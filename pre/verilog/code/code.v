==> flow/design.v <==
`timescale 1ns / 1ps
module code(
	input Clk,
	input Reset,
	input Slt,
	input En,
	output reg [63:0] Output0,
	output reg [63:0] Output1
    );
	 reg [1:0] counter;
	 initial begin
			Output0 <= 64'h0000_0000;
			Output1 <= 64'h0000_0000;
			counter <= 2'b00;
	 end
	 always@(posedge Clk) begin
			if (Reset == 1'b1)begin
					Output0 <= 64'h0000_0000;
					Output1 <= 64'h0000_0000;
					counter <= 2'b00;
			end
			else begin
					if (En == 1'b1)begin
						if(Slt == 1'b1)begin
								counter <= counter + 2'b01;
								Output0 <= Output0;
								if (counter == 2'b11)begin
									Output1 <= Output1 + 64'h0000_0001;
								end
								else begin
									Output1 <= Output1;
								end
						end
						else begin
								Output0 <= Output0 + 64'h0000_0001;
								Output1 <= Output1;
						end
					end
					else begin
						Output0 <= Output0;
						Output1 <= Output1;
					end
			end
	 end
endmodule
==> From RTL to reports: code <==
The steps from the RTL of code to its reports follow in flow order.
Line numbers count from 1 in the design file above.
Operators: Yosys type, input widths -> output width; for muxes data width and select width s.
Cell names lack the library's common part.
{ "setup": {"top_module": "code", "clock_port": "Clk", "library": "sky130hd", "lib_corner": "tt_025C_1v80"} }

==> Elaborated design <==
Source: Yosys, flattened and elaborated, memories not mapped. Widths are those after wreduce. Registers that Yosys merges into a memory's read port (data or address) are not register bits. Print and check cells do not count. Equal cells are merged and count once.
{ "word_totals": {"reg_bits": 130, "wordCells": 11} }
{ "op_classes": {"add_sub_neg": 3, "eq_ne": 1, "n_logic": 1, "reduce_logical": 3} }
{ "op_table": {"columns": ["operator", "n"], "rows": [
  ["$add 64x1->64 const B", 2],
  ["$reduce_and 2->1", 2],
  ["$reduce_and 3->1", 1],
  ["$add 2x1->2 const B", 1],
  ["$eq 2x2->1 const B", 1],
  ["$not 1->1", 1]
]} }

==> Logic depth <==
Yosys ltp: most cells in a row. Word level: on the elaborated netlist, between registers, memories and ports. Mapped: between sequential cells and ports; inverters and the memories' decode and read muxes count.
{ "depth": {"word_depth": 2, "abc_area": 0, "ltp_mapped": 8, "ltp_nobuf": 6} }

==> After synthesis <==
The flow's flattened synthesis, as Yosys stat reports it; memories are mapped. The netlist is that of the ABC_AREA named above (0 if unset); the other value can give another one.
The area totals of this step are shown rounded.
{ "mapped": {"cell_count": 743, "area_um2": 6148, "sequential_area_um2": 2602, "ffs": 130} }
{ "by_type": {"columns": ["cell", "n"], "rows": [
  ["dfxtp_1", 130],
  ["xor2_1", 41],
  ["nand4_1", 57],
  ["nor2_1", 90],
  ["xnor2_1", 33],
  ["or3_1", 45],
  ["a21oi_1", 53],
  ["nand3_1", 51],
  ["o21ai_0", 42],
  ["nand2_1", 45],
  ["and4_1", 16],
  ["or4_1", 16],
  ["nor4_1", 18],
  ["nor3_1", 19],
  ["clkbuf_1", 24],
  ["o31ai_1", 9],
  ["and3_1", 10],
  ["and2_1", 7]
]} }
Other cell types: 17; their cells: 37.

==> Worst setup path after synthesis <==
Source: OpenSTA report_checks on the synthesized netlist (no wires, ideal clock, input and output delay 20% of the period each), path of least setup slack; recovery checks are left aside. Register names are those of the netlist, which keeps one name where synthesis merged equal registers.
{ "synth_path": {"path_kind": "input port to flip-flop", "startpoint": "input port Slt", "endpoint": "register Output0[42]", "clock_period_ns": 5.67, "input_delay_ns": 1.134, "t_first_pin_ns": 1.134, "arrival_ns": 2.986, "required_ns": 5.600, "path_slack_ns": 2.614, "path_delay_ns": 1.922, "path_stages": 7, "n_path_buf": 2, "synth_period_reached_ns": 3.056} }
"path_delay_ns" is the arrival time less input delay plus setup time.
"path_stages": output pins that drive a net of the path, with the launching flip-flop's if there is one; two outputs of one cell count as two.
"synth_period_reached_ns" is the clock period less the worst setup slack; recovery checks do not enter. This is arithmetic on one report: input and output delays are still those of the set period (20% each).
Between the ends stands the longest chain of elaborated cells between them, by number of cells; it is not shown to be the way that was timed. Of several equally long chains one is given.
Each line given opens the expression or statement behind the cell; cells for indexed reads and writes are added by Yosys, which also makes memories of some case tables.
At most two assigning lines are given for a register; there are more.
{ "synth_between": {"path_cell_list": "buf_2 and4b_1 buf_2 nand4_1 or4_1 or4_1 a21oi_1", "elab_chain_len": 2, "cone_cells": 2, "lines_between": 0} }
{ "synth_rtl": {"columns": ["element", "line", "source"], "rows": [
  ["from (decl)", 5, "input Slt,"],
  ["$not 1->1", null, null],
  ["$reduce_and 2->1", null, null],
  ["to (assign)", 26, "Output0 <= Output0;"],
  ["to (assign)", 35, "Output0 <= Output0 + 64'h0000_0001;"],
  ["to (decl)", 7, "output reg [63:0] Output0,"]
]} }

==> Timing after layout <==
From the final timing report of run 1: the path of least setup slack in the routed layout; clock arrival at registers is part of the times.
{ "layout_path": {"path_kind": "flip-flop to flip-flop", "startpoint": "register Output0[42]", "endpoint": "register Output0[56]", "clock_period_ns": 2.7, "t_first_pin_ns": 0.42, "arrival_ns": 2.77, "required_ns": 3.04, "path_slack_ns": 0.27, "path_stages": 6, "n_path_buf": 0} }
Between the ends stands the longest chain of elaborated cells between them, by number of cells; it is not shown to be the way that was timed. Of several equally long chains one is given.
At most two assigning lines are given for a register; there are more.
{ "layout_between": {"path_cell_list": "dfxtp_1 nand4_2 or4_1 or4_1 or3_1 a21oi_1", "elab_chain_len": 1, "cone_cells": 1, "lines_between": 1} }
{ "layout_rtl": {"columns": ["element", "line", "source"], "rows": [
  ["from (decl)", 7, "output reg [63:0] Output0,"],
  ["from (assign)", 26, "Output0 <= Output0;"],
  ["from (assign)", 35, "Output0 <= Output0 + 64'h0000_0001;"],
  ["$add 64x1->64", 35, null],
  ["to (assign)", 35, null],
  ["to (assign)", 40, "Output0 <= Output0;"],
  ["to (decl)", 7, null]
]} }

--- measured runs ---
Stored flow runs of code (2 of them; Yosys, OpenROAD, sky130hd). They differ in their settings and are not a sequence. Constraints: input delay and output delay 20% of the set period each, output load 0.01 pF.
"clock_period_reached_ns" means the clock period less the worst setup slack. The figure is calculated, with input and output delays left at 20% of the set period.
"critical_path_time_ns" is the time allowed to the run's worst setup path (the clock period less input and output delay, where it has them) less its slack. Clock arrival times count: a late capture clock shortens it, a late launch clock lengthens it.
"fin_power_uw" rests on the timing tool's default activity at the inputs, not on a simulated workload.
Results are given in rounded form.
[
  {
    "run": "run 1",
    "settings": { "period_ns": 2.7, "SETUP_SLACK_MARGIN": -0.26, "CAP_MARGIN": 20, "CORE_MARGIN": 2, "CORE_UTILIZATION": 40, "SLEW_MARGIN": 20 },
    "results": { "ys_area_um2": 6148, "design.die.area_um2": 16380, "final_stdcell_area_um2": 8527, "fin_util_pct": 56.5, "timing.setup.ws_ns": 0.265, "setup_tns_ns": 0.000, "fin_power_uw": 4349, "clock_period_reached_ns": 2.435, "critical_path_time_ns": 2.43, "worst_setup_path_type": "flip-flop to flip-flop" }
  },
  {
    "run": "run 2",
    "settings": { "period_ns": 4.85, "CORE_UTILIZATION": 40, "HOLD_SLACK_MARGIN": 0.2, "CORE_ASPECT_RATIO": 1.4, "CELL_PAD_IN_SITES_GLOBAL_PLACEMENT": 3, "CELL_PAD_IN_SITES_DETAIL_PLACEMENT": 1, "ABC_AREA": 1, "GPL_ROUTABILITY_DRIVEN": 0, "CAP_MARGIN": 20, "CORE_MARGIN": 2, "SLEW_MARGIN": 20 },
    "outcome": "incomplete, placement halted on GPL-0301"
  }
]
--- end ---
